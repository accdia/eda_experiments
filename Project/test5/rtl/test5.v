==> flow/design.v <==
module test5(f,a,b,clk,cr);
	   input [7:0]a,b;
		input clk,cr;
	   output reg[15:0]f;
	   integer i,b1;
		always @(posedge clk)
		begin
		if(cr==0)
			f=16'b0000_0000_0000_0000;
		else
		begin
			b1=a;
			f = 16'b0000_0000_0000_0000;
			for (i=0;i<8;i=i+1)
			begin
				if(b[i] == 1) 
				f = f + b1;
				b1 = b1*2;
				 end
			end 
		end
endmodule 
## Step by step through the tools: test5

What the tools print for test5, step after step.
Line numbers count from 1 in the design file above.
A cell with -- has no value.

- Top: test5
- Clock: clk
- Library: sky130hd
- Timing corner: tt_025C_1v80

## After elaboration

Yosys after proc, flatten, opt, wreduce and memory -nomap, before mapping. Enables and synchronous resets that opt folds into registers are not counted as muxes. Memory bits, and registers merged into a memory's read port (data or address), are not among the register bits. Print and check cells are not counted. Equal cells are merged and count once.

- Add/subtract/negate cells: 7
- $mul: 0
- Divide/modulo/power cells: 0
- $lt $le $gt $ge: 0
- Equality and inequality tests: 0
- Shift-type cells: 0
- Muxes and demuxes: 15
- Bitwise operators: 0
- Reductions and logical operators: 0

Operator list:

| kind | number |
|---|---|
| 16-bit two-way mux | 14 |
| 16-bit by 10-bit adder with 16-bit output | 1 |
| 16-bit by 11-bit adder with 16-bit output | 1 |
| 16-bit by 12-bit adder with 16-bit output | 1 |
| 16-bit by 13-bit adder with 16-bit output | 1 |
| 16-bit by 14-bit adder with 16-bit output | 1 |
| 16-bit by 15-bit adder with 16-bit output | 1 |
| 16-bit by 9-bit adder with 16-bit output | 1 |
| 8-bit two-way mux | 1 |

- Flip-flop bits (word level): 16
- Latch bits: 0
- RAM bits: 0
- ROM bits: 0
- Word width x clocked read ports: 0
- Memories kept: 0
- Input bits: 18
- Output and inout bits: 16
- Cells after elaboration: 23

## Longest topological paths

Longest topological path by Yosys (ltp), each cell counted once; first at word level (registers and memories cut), then after technology mapping (sequential cells cut; the memories' decode and read muxes count).

- Word-level depth: 22
- ABC_AREA: 0
- Depth in mapped cells: 46
- Depth with buffers taken out: 45

## Netlist

Yosys stat after the flow's synthesis: flattened, memories mapped to cells. It holds for the ABC_AREA given above (unset counts as 0); a run with the other value may have another netlist.

- Mapped cells: 463
- Chip area (Yosys): 3559.7 sq um
- Mapped flip-flops: 16
- Buffers: 14

Cell types:

| cell type | number | total area (sq um) |
|---|---|---|
| sky130_fd_sc_hd__ha_1 | 60 | 750.72 |
| sky130_fd_sc_hd__dfxtp_1 | 16 | 320.307 |
| sky130_fd_sc_hd__xnor2_1 | 21 | 183.926 |
| sky130_fd_sc_hd__a21oi_1 | 35 | 175.168 |
| sky130_fd_sc_hd__fa_1 | 7 | 140.134 |
| sky130_fd_sc_hd__nand2_1 | 34 | 127.622 |
| sky130_fd_sc_hd__a21o_1 | 16 | 120.115 |
| sky130_fd_sc_hd__nor2_1 | 31 | 116.362 |
| sky130_fd_sc_hd__inv_1 | 28 | 105.101 |
| sky130_fd_sc_hd__mux2_2 | 9 | 101.347 |
| sky130_fd_sc_hd__o21ai_1 | 18 | 90.086 |
| sky130_fd_sc_hd__nor2b_1 | 13 | 81.328 |
| sky130_fd_sc_hd__mux2i_1 | 8 | 80.077 |
| sky130_fd_sc_hd__o21a_1 | 8 | 60.058 |
| sky130_fd_sc_hd__nand2b_1 | 9 | 56.304 |
| sky130_fd_sc_hd__nand3_1 | 11 | 55.053 |
| sky130_fd_sc_hd__o21ai_0 | 11 | 55.053 |
| sky130_fd_sc_hd__xor2_1 | 6 | 52.55 |

Not listed: further types 48, cells in them 122.

## Path before layout

OpenSTA on the mapped netlist: ideal clock, no wires. The path of least setup slack (recovery checks aside). Input and output delay are each 20% of the period. Register names are those of the netlist, which keeps one name where synthesis merged equal registers.

- Kind: input -> register
- From: input b[0]
- To: register f[15]
- Clock period: 11900 ps
- External input delay: 2380 ps
- Library setup time: 116 ps
- Arrival time: 10258 ps
- Required time: 11784 ps
- Path slack: 1526 ps
- Path delay: 7994 ps
- Driving pins on the path: 44
- Path buffers: 1
- Period reached after synthesis: 10374 ps

"path delay" is the arrival time less input delay plus setup time.
"driving pins on the path" counts driving pins, that of a launching flip-flop among them; a cell with two outputs on the path counts twice.
"period reached after synthesis" is the clock period less the worst setup slack; recovery checks do not enter. This is arithmetic on one report: input and output delays are still those of the set period (20% each).
Between the ends stands the longest chain of elaborated cells between them, by number of cells; it is not shown to be the way that was timed. Of several equally long chains one is given.
A line is the first line of the expression or statement that the cell stems from. Yosys adds cells for indexed reads and writes and turns some case tables into memories.
A register here has more assigning lines than the two given.

- Cells stage by stage: sky130_fd_sc_hd__buf_4 > sky130_fd_sc_hd__and2_1 > sky130_fd_sc_hd__ha_1 > sky130_fd_sc_hd__inv_1 > sky130_fd_sc_hd__fa_1 > sky130_fd_sc_hd__nor2b_1 > sky130_fd_sc_hd__o21bai_2 > sky130_fd_sc_hd__a21o_1 > sky130_fd_sc_hd__a31oi_1 > sky130_fd_sc_hd__ha_1 > sky130_fd_sc_hd__a21oi_1 > sky130_fd_sc_hd__o21ai_1 > sky130_fd_sc_hd__a311o_1 > sky130_fd_sc_hd__and3_1 > sky130_fd_sc_hd__a22oi_1 > sky130_fd_sc_hd__inv_1 > sky130_fd_sc_hd__ha_1 > sky130_fd_sc_hd__o211ai_1 > [... 8 more ...] > sky130_fd_sc_hd__xnor2_1 > sky130_fd_sc_hd__a221o_1 > sky130_fd_sc_hd__ha_1 > sky130_fd_sc_hd__nand2_1 > sky130_fd_sc_hd__a21oi_1 > sky130_fd_sc_hd__nor2_1 > sky130_fd_sc_hd__xnor2_1 > sky130_fd_sc_hd__mux2_2 > sky130_fd_sc_hd__ha_1 > sky130_fd_sc_hd__a21o_1 > sky130_fd_sc_hd__o21a_1 > sky130_fd_sc_hd__or3b_2 > sky130_fd_sc_hd__nand2_1 > sky130_fd_sc_hd__ha_1 > sky130_fd_sc_hd__a21oi_1 > sky130_fd_sc_hd__o21bai_1 > sky130_fd_sc_hd__a21oi_1 > sky130_fd_sc_hd__nor2_1
- Cells in the longest elaborated chain: 22
- Elaborated cells on any way between the ends: 22
- Source lines of those cells: 3
- Those cells by class: 7 x add/sub; 15 x mux

RTL lines, path post-synthesis:

| what | RTL line | source |
|---|---|---|
| from (decl) | 2 | `input [7:0]a,b;` |
| 8-bit two-way mux | 16 | `if(b[i] == 1)` |
| 16-bit two-way mux | 8 | `if(cr==0)` |
| 16-bit by 9-bit adder with 16-bit output | 17 | `f = f + b1;` |
| 16-bit two-way mux | 16 |  |
| 16-bit two-way mux | 8 |  |
| 16-bit by 10-bit adder with 16-bit output | 17 |  |
| 16-bit two-way mux | 16 |  |
| [... 8 more ...] | -- |  |
| 16-bit two-way mux | 16 |  |
| 16-bit two-way mux | 8 |  |
| 16-bit by 14-bit adder with 16-bit output | 17 |  |
| 16-bit two-way mux | 16 |  |
| 16-bit two-way mux | 8 |  |
| 16-bit by 15-bit adder with 16-bit output | 17 |  |
| 16-bit two-way mux | 16 |  |
| to (assign) | 13 | `f = 16'b0000_0000_0000_0000;` |
| to (assign) | 17 |  |
| to (decl) | 4 | `output reg[15:0]f;` |

## Timing after layout

Path of least setup slack in the final report of run 1 (OpenROAD, finished layout, wires in). Where an end is a register, its clock arrival counts in the times.
The path's times are printed in steps of 10 ps; the period is the one set.

- Kind: input -> register
- From: input b[0]
- To: register f[14]
- Clock period: 12500 ps
- External input delay: 2500 ps
- Library setup time: 130 ps
- Arrival time: 11750 ps
- Required time: 12610 ps
- Path slack: 860 ps
- Driving pins on the path: 43
- Path buffers: 1

Between the ends stands the longest chain of elaborated cells between them, by number of cells; it is not shown to be the way that was timed. Of several equally long chains one is given.
A register here has more assigning lines than the two given.

- Cells stage by stage: sky130_fd_sc_hd__clkdlybuf4s50_1 > sky130_fd_sc_hd__and2_1 > sky130_fd_sc_hd__ha_1 > sky130_fd_sc_hd__inv_1 > sky130_fd_sc_hd__fa_1 > sky130_fd_sc_hd__nor2b_1 > sky130_fd_sc_hd__o21bai_2 > sky130_fd_sc_hd__a21o_1 > sky130_fd_sc_hd__a31oi_1 > sky130_fd_sc_hd__ha_1 > sky130_fd_sc_hd__a21oi_1 > sky130_fd_sc_hd__o21ai_1 > sky130_fd_sc_hd__a311o_1 > sky130_fd_sc_hd__and3_1 > sky130_fd_sc_hd__a22oi_1 > sky130_fd_sc_hd__inv_1 > sky130_fd_sc_hd__ha_1 > sky130_fd_sc_hd__o211ai_1 > [... 7 more ...] > sky130_fd_sc_hd__nor2_1 > sky130_fd_sc_hd__xnor2_1 > sky130_fd_sc_hd__a221o_1 > sky130_fd_sc_hd__ha_1 > sky130_fd_sc_hd__a2111oi_0 > sky130_fd_sc_hd__or4_1 > sky130_fd_sc_hd__nand4b_1 > sky130_fd_sc_hd__ha_1 > sky130_fd_sc_hd__nor4b_1 > sky130_fd_sc_hd__a31oi_1 > sky130_fd_sc_hd__o31ai_1 > sky130_fd_sc_hd__nor3_1 > sky130_fd_sc_hd__inv_1 > sky130_fd_sc_hd__ha_1 > sky130_fd_sc_hd__a21oi_1 > sky130_fd_sc_hd__o21ai_1 > sky130_fd_sc_hd__nand4b_1 > sky130_fd_sc_hd__o221ai_1
- Cells in the longest elaborated chain: 22
- Elaborated cells on any way between the ends: 22
- Source lines of those cells: 3
- Those cells by class: 7 x add/sub; 15 x mux

RTL lines, path post-layout:

| what | RTL line | source |
|---|---|---|
| from (decl) | 2 | `input [7:0]a,b;` |
| 8-bit two-way mux | 16 | `if(b[i] == 1)` |
| 16-bit two-way mux | 8 | `if(cr==0)` |
| 16-bit by 9-bit adder with 16-bit output | 17 | `f = f + b1;` |
| 16-bit two-way mux | 16 |  |
| 16-bit two-way mux | 8 |  |
| 16-bit by 10-bit adder with 16-bit output | 17 |  |
| 16-bit two-way mux | 16 |  |
| [... 8 more ...] | -- |  |
| 16-bit two-way mux | 16 |  |
| 16-bit two-way mux | 8 |  |
| 16-bit by 14-bit adder with 16-bit output | 17 |  |
| 16-bit two-way mux | 16 |  |
| 16-bit two-way mux | 8 |  |
| 16-bit by 15-bit adder with 16-bit output | 17 |  |
| 16-bit two-way mux | 16 |  |
| to (assign) | 13 | `f = 16'b0000_0000_0000_0000;` |
| to (assign) | 17 |  |
| to (decl) | 4 | `output reg[15:0]f;` |

Subject: test5 on sky130hd, stored results

Hello all,

Top module test5; platform sky130hd; tools Yosys and OpenROAD; 2 stored runs in no particular order. Input and output delays are each 20% of the period that was set; the output load is 0.01 pF.
"critical path time" means the part of the period allowed to the worst setup path (the constraints hold back 20% at inputs and 20% at outputs) less its slack; where the path has registers, the arrival times of their clocks count too.
"overall power": no workload was simulated; the value follows from the tool's default switching activity.
"critical path time" is known to 10 ps.

### Run 1

==> flow/run.sh <==
#!/bin/bash
# the make line also repeats the synthesis and layout settings of config.mk as NAME=value (left out here)
make -C /OpenROAD-flow-scripts/flow DESIGN_CONFIG=/design/flow/config.mk WORK_HOME=/design/flow/orfs CLKGATE_MAP_FILE= finish
==> flow/config.mk <==
export PLATFORM = sky130hd
export DESIGN_NAME = test5
export DESIGN_NICKNAME = test5
export VERILOG_FILES = /design/flow/design.v
export SDC_FILE = /design/flow/constraint.sdc
export NUM_CORES = 4
export LEC_CHECK = 0
export CAP_MARGIN = 20
export CELL_PAD_IN_SITES_DETAIL_PLACEMENT = 0
export CORE_ASPECT_RATIO = 1.11
export CORE_MARGIN = 3
export CORE_UTILIZATION = 55
export CTS_CLUSTER_SIZE = 14
export GPL_TIMING_DRIVEN = 1
export MIN_ROUTING_LAYER = met2
export PLACE_DENSITY_LB_ADDON = 0.09
export SLEW_MARGIN = 20
==> flow/constraint.sdc <==
create_clock -name core_clock -period 12.5 [get_ports {clk}]
set_input_delay 2.5000 -clock core_clock [delete_from_list [all_inputs] [get_ports {clk}]]
set_output_delay 2.5000 -clock core_clock [all_outputs]
set_load 0.01 [all_outputs]

Results of run 1:
- Setup TNS: 0 ps
- Worst hold slack in the final report: 3026 ps
- Standard-cell area after layout: 3992.6 sq um
- Setup slack of the worst path: 857 ps
- Die size: 7475.0 sq um
- Synthesized cell area: 3559.7 sq um
- Utilization of the finished layout: 0.645
- Critical path time: 9140 ps
- Class of the worst setup path: input -> register
- Overall power: 652 uW

### Run 2

==> flow/run.sh <==
#!/bin/bash
# the make line also repeats the synthesis and layout settings of config.mk as NAME=value (left out here)
make -C /OpenROAD-flow-scripts/flow DESIGN_CONFIG=/design/flow/config.mk WORK_HOME=/design/flow/orfs CLKGATE_MAP_FILE= finish
==> flow/config.mk <==
export PLATFORM = sky130hd
export DESIGN_NAME = test5
export DESIGN_NICKNAME = test5
export VERILOG_FILES = /design/flow/design.v
export SDC_FILE = /design/flow/constraint.sdc
export NUM_CORES = 4
export LEC_CHECK = 0
export ABC_AREA = 0
export CAP_MARGIN = 20
export CORE_ASPECT_RATIO = 1.22
export CORE_MARGIN = 2
export CORE_UTILIZATION = 66
export CTS_CLUSTER_SIZE = 69
export MAX_ROUTING_LAYER = met5
export PLACE_DENSITY_LB_ADDON = 0.13
export SETUP_SLACK_MARGIN = 0.68
export SLEW_MARGIN = 20
==> flow/constraint.sdc <==
create_clock -name core_clock -period 8.35 [get_ports {clk}]
set_input_delay 1.6700 -clock core_clock [delete_from_list [all_inputs] [get_ports {clk}]]
set_output_delay 1.6700 -clock core_clock [all_outputs]
set_load 0.01 [all_outputs]

Outcome of run 2: stopped before the end: placement reported DPL-0033

Thanks
