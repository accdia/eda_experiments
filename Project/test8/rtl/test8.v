==> flow/design.v <==
module test8(clk,d_out,w_out);
input clk;
output [7:0]d_out;
output [7:0]w_out;
reg[31:0]sec_out=0;
reg[7:0]d_out;
reg[7:0]w_out;
reg[3:0]count=0;
always@(posedge clk)
begin
  sec_out<=sec_out+1'b1;       
  if(sec_out==32'd49999999)
   begin
    sec_out<=32'd0;
    count<=count+1'b1;
        end
    if(count==4'd7)
         begin
          count<=4'd0;
          end
          else begin
          count<=count+1'b1;
          end
			 case(count)
         4'd0:begin w_out<=8'b01111111;d_out<=8'b00111111;  end
         4'd1:begin w_out<=8'b10111111;d_out<=8'b00000110;  end
         4'd2:begin w_out<=8'b11011111;d_out<=8'b01011011;  end
         4'd3:begin w_out<=8'b11101111;d_out<=8'b11001111;  end
         4'd4:begin w_out<=8'b11110111;d_out<=8'b01100110;  end
         4'd5:begin w_out<=8'b11111011;d_out<=8'b01101101;  end
         4'd6:begin w_out<=8'b11111101;d_out<=8'b01111100;  end
         4'd7:begin w_out<=8'b11111110;d_out<=8'b00000111;  end
         default:begin w_out<=8'bz;d_out<=8'bz;  end
        endcase
end        
endmodule 
# Reports on test8
# Tool output for the design above, in the order of the flow.
# Lines are those of the file above, counted from 1.
# Library cell names are shortened.
# The mark -- stands for no value.
[inputs]
top_module = "test8"
clock_port = "clk"
lib = "sky130hd"
corner = "tt_025C_1v80"

# Elaborated design
# Yosys after proc, flatten, opt, wreduce and memory -nomap, before mapping. Enables and synchronous resets that opt folds into registers are not counted as muxes. Memory bits, and registers merged into a memory's read port (data or address), are not among the register bits. Print and check cells are not counted. Equal cells are merged and count once.
# Yosys's memory passes give these memory sizes; they may raise the number of words (mostly to a power of two), join words into wider ones and drop unused or constant bits.
[op_classes]
addsub = 1
muxes = 1
eq_ne = 1
[op_table]
columns = ["operator", "count"]
rows = [
  ["16-bit two-way mux", 1],
  ["4-bit by 1-bit adder with 4-bit output with constant B", 1],
  ["4-bit by 3-bit equality test with 1-bit output with constant B", 1],
]
[word_totals]
ff_bits = 20
n_memories = 1
out_inout_bits = 16
word_cells = 7
inputBits = 1
rom_bits = 128
[mem_list]
columns = ["name", "words", "word_bits", "rd", "write_ports", "line_no", "rtl"]
rows = [
  ["(name not given)", 8, 16, 1, 0, 24, "case(count)"],
]

# Longest topological paths
# Yosys ltp: most cells in a row. Word level: on the elaborated netlist, between registers, memories and ports. Mapped: between sequential cells and ports; inverters and the memories' decode and read muxes count.
[depth]
word_depth = 1
abc_area = 0
ltp_mapped = 4

# Synthesis result
# Source: synth_stat.txt of the flow (Yosys; design flattened, memories mapped). It holds for the ABC_AREA given above (unset counts as 0); a run with the other value may have another netlist.
[types]
columns = ["type", "count", "area_total_um2"]
rows = [
  ["dfxtp_1", 19, 380.365],
  ["ha_1", 5, 62.56],
  ["o21a_1", 4, 30.029],
  ["nand3_1", 4, 20.019],
  ["nand2_1", 5, 18.768],
  ["or3_1", 3, 18.768],
  ["buf_4", 2, 15.014],
  ["mux2_4", 1, 15.014],
  ["o21ai_0", 3, 15.014],
  ["xor2_1", 1, 8.758],
  ["inv_2", 2, 7.507],
  ["nand2b_1", 1, 6.256],
  ["buf_2", 1, 5.005],
  ["nor3_1", 1, 5.005],
  ["nor2_1", 1, 3.754],
]
[mapped]
seqArea_um2 = 380.4
area_um2 = 611.8
mapped_cells = 53
n_buf = 3
ff_cells = 19

# Timing after synthesis
# Source: OpenSTA report_checks on the synthesized netlist (no wires, ideal clock, input and output delay 20% of the period each), path of least setup slack; recovery checks are left aside. Register names are those of the netlist, which keeps one name where synthesis merged equal registers.
[synth_timing]
path_type = "register -> register"
startpoint = "register count[0]"
endpoint = "register count[3]"
slack_ps = 430
delay_ps = 1100
setup_time_ps = 121
arrival_time_ps = 979
required_time_ps = 1409
driving_pins = 4
clock_period_ps = 1530
synth_period_reached_ps = 1100
# "delay_ps" = arrival - input delay + setup time.
# "driving_pins": output pins that drive a net of the path, with the launching flip-flop's if there is one; two outputs of one cell count as two.
# "synth_period_reached_ps" = period - worst setup slack (recovery checks aside). The figure is calculated, with input and output delays left at 20% of the set period.
# Between the ends stands the longest chain of elaborated cells between them, by number of cells; it is not shown to be the way that was timed. Of several equally long chains one is given.
# Each line given opens the expression or statement behind the cell; cells for indexed reads and writes are added by Yosys, which also makes memories of some case tables.
# A register here has more assigning lines than the two given.
[synth_via]
path_cell_list = "dfxtp_1 > ha_1 > nor2_1 > mux2_4"
elab_chain_len = 1
cells_between = 2
[synth_lines]
columns = ["item", "line_no", "rtl"]
rows = [
  ["start, declared", 8, "reg[3:0]count=0;"],
  ["start, assigned", 15, "count<=count+1'b1;"],
  ["start, assigned", 22, "count<=count+1'b1;"],
  ["4-bit by 1-bit adder with 4-bit output", 22, ""],
  ["end, assigned", 15, ""],
  ["end, assigned", 22, ""],
  ["end, declared", 8, ""],
]

# Worst path after layout
# Path of least setup slack in the final report of run 2 (OpenROAD, finished layout, wires in). Where an end is a register, its clock arrival counts in the times.
# The path's times are printed in steps of 10 ps; the period is the one set.
[layout_timing]
path_type = "register -> output"
startpoint = "register (no name shown)"
endpoint = "output w_out[5]"
driving_pins = 2
required_time_ps = 1030
slack_ps = 160
clock_period_ps = 1290
arrival_time_ps = 880
out_delay_ps = 260
[layout_via]
path_cell_list = "dfxtp_1 > dlygate4sd2_1"
[layout_lines]
columns = ["item", "line_no", "rtl"]
rows = [
  ["end, declared", 4, "output [7:0]w_out;"],
]
# No chain of elaborated cells between the ends is given.

# Record of 2 stored runs of the RTL-to-layout flow on test8, platform sky130hd. The runs are unordered. Constraints: input delay and output delay 20% of the set period each, output load 0.01 pF.
# "achieved_period_ps" = clock period - worst setup slack. The figure is calculated, with input and output delays left at 20% of the set period.
# "worst_setup_path_time_ps" means the part of the period allowed to the worst setup path (the constraints hold back 20% at inputs and 20% at outputs) less its slack; where the path has registers, the arrival times of their clocks count too.
# By "power.total_w" is meant OpenSTA's value without simulated activity: inputs other than the clock are taken to toggle once in ten clock periods, and the tool carries that through the logic.
# "worst_setup_path_time_ps" is given in steps of 10 ps.

[[run]]
name = "run 1"
[run.settings]
period_ns = 0.807
CORE_UTILIZATION = 71
PLACE_DENSITY_LB_ADDON = 0.17
CORE_MARGIN = 10
CELL_PAD_IN_SITES_GLOBAL_PLACEMENT = 1
TNS_END_PERCENT = 90
ABC_AREA = 1
CTS_CLUSTER_SIZE = 26
CTS_CLUSTER_DIAMETER = 165
CAP_MARGIN = 15
SLEW_MARGIN = 35
MAX_ROUTING_LAYER = "met4"
[run.results]
outcome = "unfinished; error PDN-0185 in floorplanning"

[[run]]
name = "run 2"
[run.settings]
period_ns = 1.29
SETUP_SLACK_MARGIN = 0.01
CAP_MARGIN = 20
CORE_MARGIN = 2
CORE_UTILIZATION = 40
SLEW_MARGIN = 20
[run.results]
tns_setup_ps = 0
finalUtil_pct = 54.6
achieved_period_ps = 1134
design.die.area_um2 = 1858.5
power.total_w = 0.0008715
synth_chip_area_um2 = 611.8
worst_setup_path_time_ps = 880
critical_path_type = "register -> output"
final_hold_ws_ps = 499
final_setup_ws_ps = 156
